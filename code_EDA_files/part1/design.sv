==> flow/design.v <==
`timescale 1ns / 1ns 
  module LEDcoder( char, LED);
    input wire[3:0] char;
    output reg [7:0] LED;
    always @ (char)
      begin
        case(char) 
          4'b0000 : LED[7:0] <= 8'b00000011 ; 
          4'b0001 : LED[7:0] <= 8'b10011111 ; 
          4'b0010 : LED[7:0] <= 8'b00100101 ; 
          4'b0011 : LED[7:0] <= 8'b00001101 ; 
          4'b0100 : LED[7:0] <= 8'b10011001 ; 
          4'b0101 : LED[7:0] <= 8'b01001001 ; 
          4'b0110 : LED[7:0] <= 8'b01000001 ; 
          4'b0111 : LED[7:0] <= 8'b00011111 ; 
          4'b1000 : LED[7:0] <= 8'b00000001 ; 
          4'b1001 : LED[7:0] <= 8'b00001001 ; 
          4'b1010 : LED[7:0] <= 8'b11111101 ; 
          4'b1011 : LED[7:0] <= 8'b01110001 ; 
          4'b1100 : LED[7:0] <= 8'b11111111 ; 
        endcase 
      end
  endmodule
module anodoi(clk,HEX3,HEX2,HEX1,HEX0,AN3,AN2,AN1,AN0,myHex);
  input wire clk;
  input wire [7:0] HEX3,HEX2,HEX1,HEX0;
  output reg [7:0] myHex;
  output reg AN3,AN2,AN1,AN0;
  integer cycles;
  reg [2:0] current_state, next_state;
  parameter w_closed=3'b100,
  			w_openAN3=3'b011,
  			w_openAN2=3'b010, 
  			w_openAN1=3'b001,
  			w_openAN0=3'b000;
    initial
    begin
      AN0=1;
      AN1=1;
      AN2=1;
      AN3=1;
      myHex=0;
      cycles=15;
      current_state=w_closed;
      next_state=w_closed;
    end
  always @(posedge clk)
    begin
      current_state=next_state;
       if (cycles==15)
        begin
          cycles=0;
        end
      else
        cycles=cycles+1;
       case (cycles)
            4'h2: AN3=0;
            4'h3: AN3=1;
            4'h6: AN2=0;
            4'h7: AN2=1;
            4'hA: AN1=0;
            4'hB: AN1=1;
            4'hE: AN0=0;
            4'hF: AN0=1;
            4'h0:myHex=HEX3;
            4'h4:myHex=HEX2;
            4'h8:myHex=HEX1;
            4'hC:myHex=HEX0;
          endcase
    end
  always @(AN3,AN2,AN1,AN0)
    begin
      if (AN3==0)
        next_state=w_openAN3;
      else if (AN2==0)
        next_state=w_openAN2;
      else if (AN1==0)
        next_state=w_openAN1;
      else if (AN0==0)
        next_state=w_openAN0;
      else
        next_state=w_closed;
    end
endmodule
# --- Reports on anodoi ---
# Tool output for the design above, in the order of the flow.
# Lines are those of the file above, counted from 1.
# Library cell names are shortened.
design:
  top: "anodoi"
  clock_port: "clk"
  cell_library: "sky130hd"
  corner: "tt_025C_1v80"

# --- Word-level counts ---
# Counts by Yosys on the flattened word-level netlist (proc, flatten, opt, wreduce; memories kept). Register bits leave out memories and registers merged into their read ports (data or address). Print and check cells are left out. Cells with the same type and inputs are merged into one.
word_totals:
  reg_bits: 44
  inputBits: 33
  out_inout_bits: 12
  elab_cells: 31
classes:
  n_addsub: 1
  n_eq: 12
  mux: 6
  reduce_and_logical: 6
ops:
  columns: ["operator", "n"]
  rows:
  - ["equality test 32 x 4 -> 1 bit (second input constant)", 6]
  - ["equality test 32 x 3 -> 1 bit (second input constant)", 3]
  - ["equality test 32 x 2 -> 1 bit (second input constant)", 2]
  - ["adder 32 x 2 -> 32 bit (second input constant)", 1]
  - ["equality test 32 x 5 -> 1 bit (second input constant)", 1]
  - ["zero test 32 bit", 1]
  - ["parallel mux 8 bit (select 4 bit)", 1]
  - ["two-way mux 32 bit", 1]
  - ["nonzero test 2 bit", 4]
  - ["parallel mux 1 bit (select 2 bit)", 4]
  - ["nonzero test 4 bit", 1]

# --- Longest topological paths ---
# Yosys ltp: most cells in a row. Word level: on the elaborated netlist, between registers, memories and ports. Mapped: between sequential cells and ports; inverters and the memories' decode and read muxes count.
depth:
  word_depth: 4
  ABC_AREA: 0
  depth_mapped: 10

# --- After synthesis ---
# The flow's flattened synthesis, as Yosys stat reports it; memories are mapped. The netlist is that of the ABC_AREA named above (0 if unset); the other value can give another one.
# The area totals of this step are shown rounded.
synth_totals:
  stdcells: 273
  mapped_area_um2: 2500
  ff_cells: 44
types:
  columns: ["cell_type", "n"]
  rows:
  - ["dfxtp_1", 32]
  - ["edfxtp_1", 12]
  - ["xnor2_1", 26]
  - ["mux2i_1", 11]
  - ["xor2_1", 12]
  - ["nand4_1", 13]
  - ["mux2_1", 7]
  - ["nand2_1", 20]
  - ["nand3_1", 15]
  - ["nor3_1", 15]
  - ["and3_1", 11]
  - ["nor2_1", 14]
  - ["nor4_1", 8]
  - ["buf_2", 9]
  - ["o21ai_0", 8]
  - ["clkbuf_1", 9]
  - ["and4_1", 3]
  - ["nand4b_1", 3]
# Not listed: further types 29, cells in them 45.

# --- Path before layout ---
# OpenSTA on the mapped netlist: ideal clock, no wires. The path of least setup slack (recovery checks aside). Input and output delay are each 20% of the period. Register names are those of the netlist, which keeps one name where synthesis merged equal registers.
synth_path:
  kind: "flip-flop to flip-flop"
  start: "register cycles[1]"
  end: "register myHex[0]"
  period_ns: 3.26
  arrival_time_ns: 2.695
  required_time_ns: 2.998
  setup_slack_ns: 0.303
  delay_ns: 2.957
  driving_pins: 11
  path_buffers: 2
  synth_period_reached_ns: 2.957
# "delay_ns" = arrival - input delay + setup time.
# "driving_pins" counts driving pins, that of a launching flip-flop among them; a cell with two outputs on the path counts twice.
# "synth_period_reached_ns" = period - worst setup slack (recovery checks aside). The figure is calculated, with input and output delays left at 20% of the set period.
# Between the ends stands the longest chain of elaborated cells between them, by number of cells; it is not shown to be the way that was timed. Of several equally long chains one is given.
# Each line given opens the expression or statement behind the cell; cells for indexed reads and writes are added by Yosys, which also makes memories of some case tables.
# At most two assigning lines are given for a register; there are more.
# The path ends at the data pin of a flip-flop with enable; ways to the enable are not counted.
synth_via:
  path_cell_list: "dfxtp_1 ha_1 and3_1 buf_2 nand4_1 or3b_1 a211oi_1 nand4b_1 or4b_1 buf_2 mux2_1"
  elab_chain_len: 4
synth_lines:
  columns: ["element", "line", "source"]
  rows:
  - ["start, declared", 29, "integer cycles;"]
  - ["start, assigned", 52, "cycles=0;"]
  - ["start, assigned", 55, "cycles=cycles+1;"]
  - ["adder 32 x 2 -> 32 bit", 55, null]
  - ["two-way mux 32 bit", 50, "if (cycles==15)"]
  - ["equality test 32 x 4 -> 1 bit", 56, "case (cycles)"]
  - ["parallel mux 8 bit (select 4 bit)", 56, null]
  - ["end, assigned", 65, "4'h0:myHex=HEX3;"]
  - ["end, assigned", 66, "4'h4:myHex=HEX2;"]
  - ["end, declared", 27, "output reg [7:0] myHex;"]

# --- Path in the finished layout ---
# From the final timing report of flow run 1: the path of least setup slack in the routed layout; clock arrival at registers is part of the times.
layout_path:
  kind: "flip-flop to flip-flop"
  start: "register cycles[7]"
  end: "register myHex[6]"
  period_ns: 2.48
  arrival_time_ns: 3.00
  required_time_ns: 2.54
  setup_slack_ns: -0.46
  driving_pins: 10
  path_buffers: 2
# Between the ends stands the longest chain of elaborated cells between them, by number of cells; it is not shown to be the way that was timed. Of several equally long chains one is given.
# At most two assigning lines are given for a register; there are more.
# The path ends at the data pin of a flip-flop with enable; ways to the enable are not counted.
layout_via:
  path_cell_list: "dfxtp_2 nand2_2 buf_6 or4_4 o21ai_2 nand4b_1 a211oi_2 or4b_4 buf_8 mux2_4"
  elab_chain_len: 4
layout_lines:
  columns: ["element", "line", "source"]
  rows:
  - ["start, declared", 29, "integer cycles;"]
  - ["start, assigned", 52, "cycles=0;"]
  - ["start, assigned", 55, "cycles=cycles+1;"]
  - ["adder 32 x 2 -> 32 bit", 55, null]
  - ["two-way mux 32 bit", 50, "if (cycles==15)"]
  - ["equality test 32 x 4 -> 1 bit", 56, "case (cycles)"]
  - ["parallel mux 8 bit (select 4 bit)", 56, null]
  - ["end, assigned", 65, "4'h0:myHex=HEX3;"]
  - ["end, assigned", 66, "4'h4:myHex=HEX2;"]
  - ["end, declared", 27, "output reg [7:0] myHex;"]

# 2 stored runs of anodoi in the flow (synthesis by Yosys, layout by OpenROAD, sky130hd cells), in arbitrary order. Constraints: input delay and output delay 20% of the set period each, output load 0.01 pF.
# By "period_reached_ns" is meant the clock period of the run minus its worst setup slack. This is arithmetic on one report: input and output delays are still those of the set period (20% each).
# "worst_path_allowed_less_slack_ns" means the part of the period allowed to the worst setup path (the constraints hold back 20% at inputs and 20% at outputs) less its slack; where the path has registers, the arrival times of their clocks count too.
# "power_total_mw": no workload was simulated; the value follows from the tool's default switching activity.
# The results are shown rounded.
runs:
  - name: "flow run 1"
    settings:
      period_ns: 2.48
      CORE_UTILIZATION: 41
      SETUP_SLACK_MARGIN: 0.47
      PLACE_DENSITY: 0.65
      CORE_MARGIN: 9
      CELL_PAD_IN_SITES_GLOBAL_PLACEMENT: 3
      TNS_END_PERCENT: 25
      GPL_ROUTABILITY_DRIVEN: 0
      MAX_ROUTING_LAYER: "met4"
      CAP_MARGIN: 20
      SLEW_MARGIN: 20
    results:
      die_area_um2: 9300
      finish.stdcell_area_um2: 4000
      power_total_mw: 1.3
      synthArea_um2: 2500
      hold_ws_ns: 0.53
      worst_setup_slack_ns: -0.46
      worst_path_allowed_less_slack_ns: 2.94
      path_kind: "flip-flop to flip-flop"
      period_reached_ns: 2.943
  - name: "flow run 2"
    settings:
      period_ns: 5.25
      CORE_UTILIZATION: 38
      SETUP_SLACK_MARGIN: 0.49
      PLACE_DENSITY_LB_ADDON: 0.29
      CORE_ASPECT_RATIO: 0.98
      CELL_PAD_IN_SITES_GLOBAL_PLACEMENT: 2
      CELL_PAD_IN_SITES_DETAIL_PLACEMENT: 2
      GPL_ROUTABILITY_DRIVEN: 0
      CTS_CLUSTER_SIZE: 67
      CTS_CLUSTER_DIAMETER: 103
      MIN_ROUTING_LAYER: "met2"
      CAP_MARGIN: 20
      CORE_MARGIN: 2
      SLEW_MARGIN: 20
    results:
      die_area_um2: 7300
      finish.stdcell_area_um2: 3100
      power_total_mw: 0.63
      synthArea_um2: 2500
      hold_ws_ns: 0.53
      worst_setup_slack_ns: 1.4
      worst_path_allowed_less_slack_ns: 3.89
      path_kind: "flip-flop to flip-flop"
      period_reached_ns: 3.894
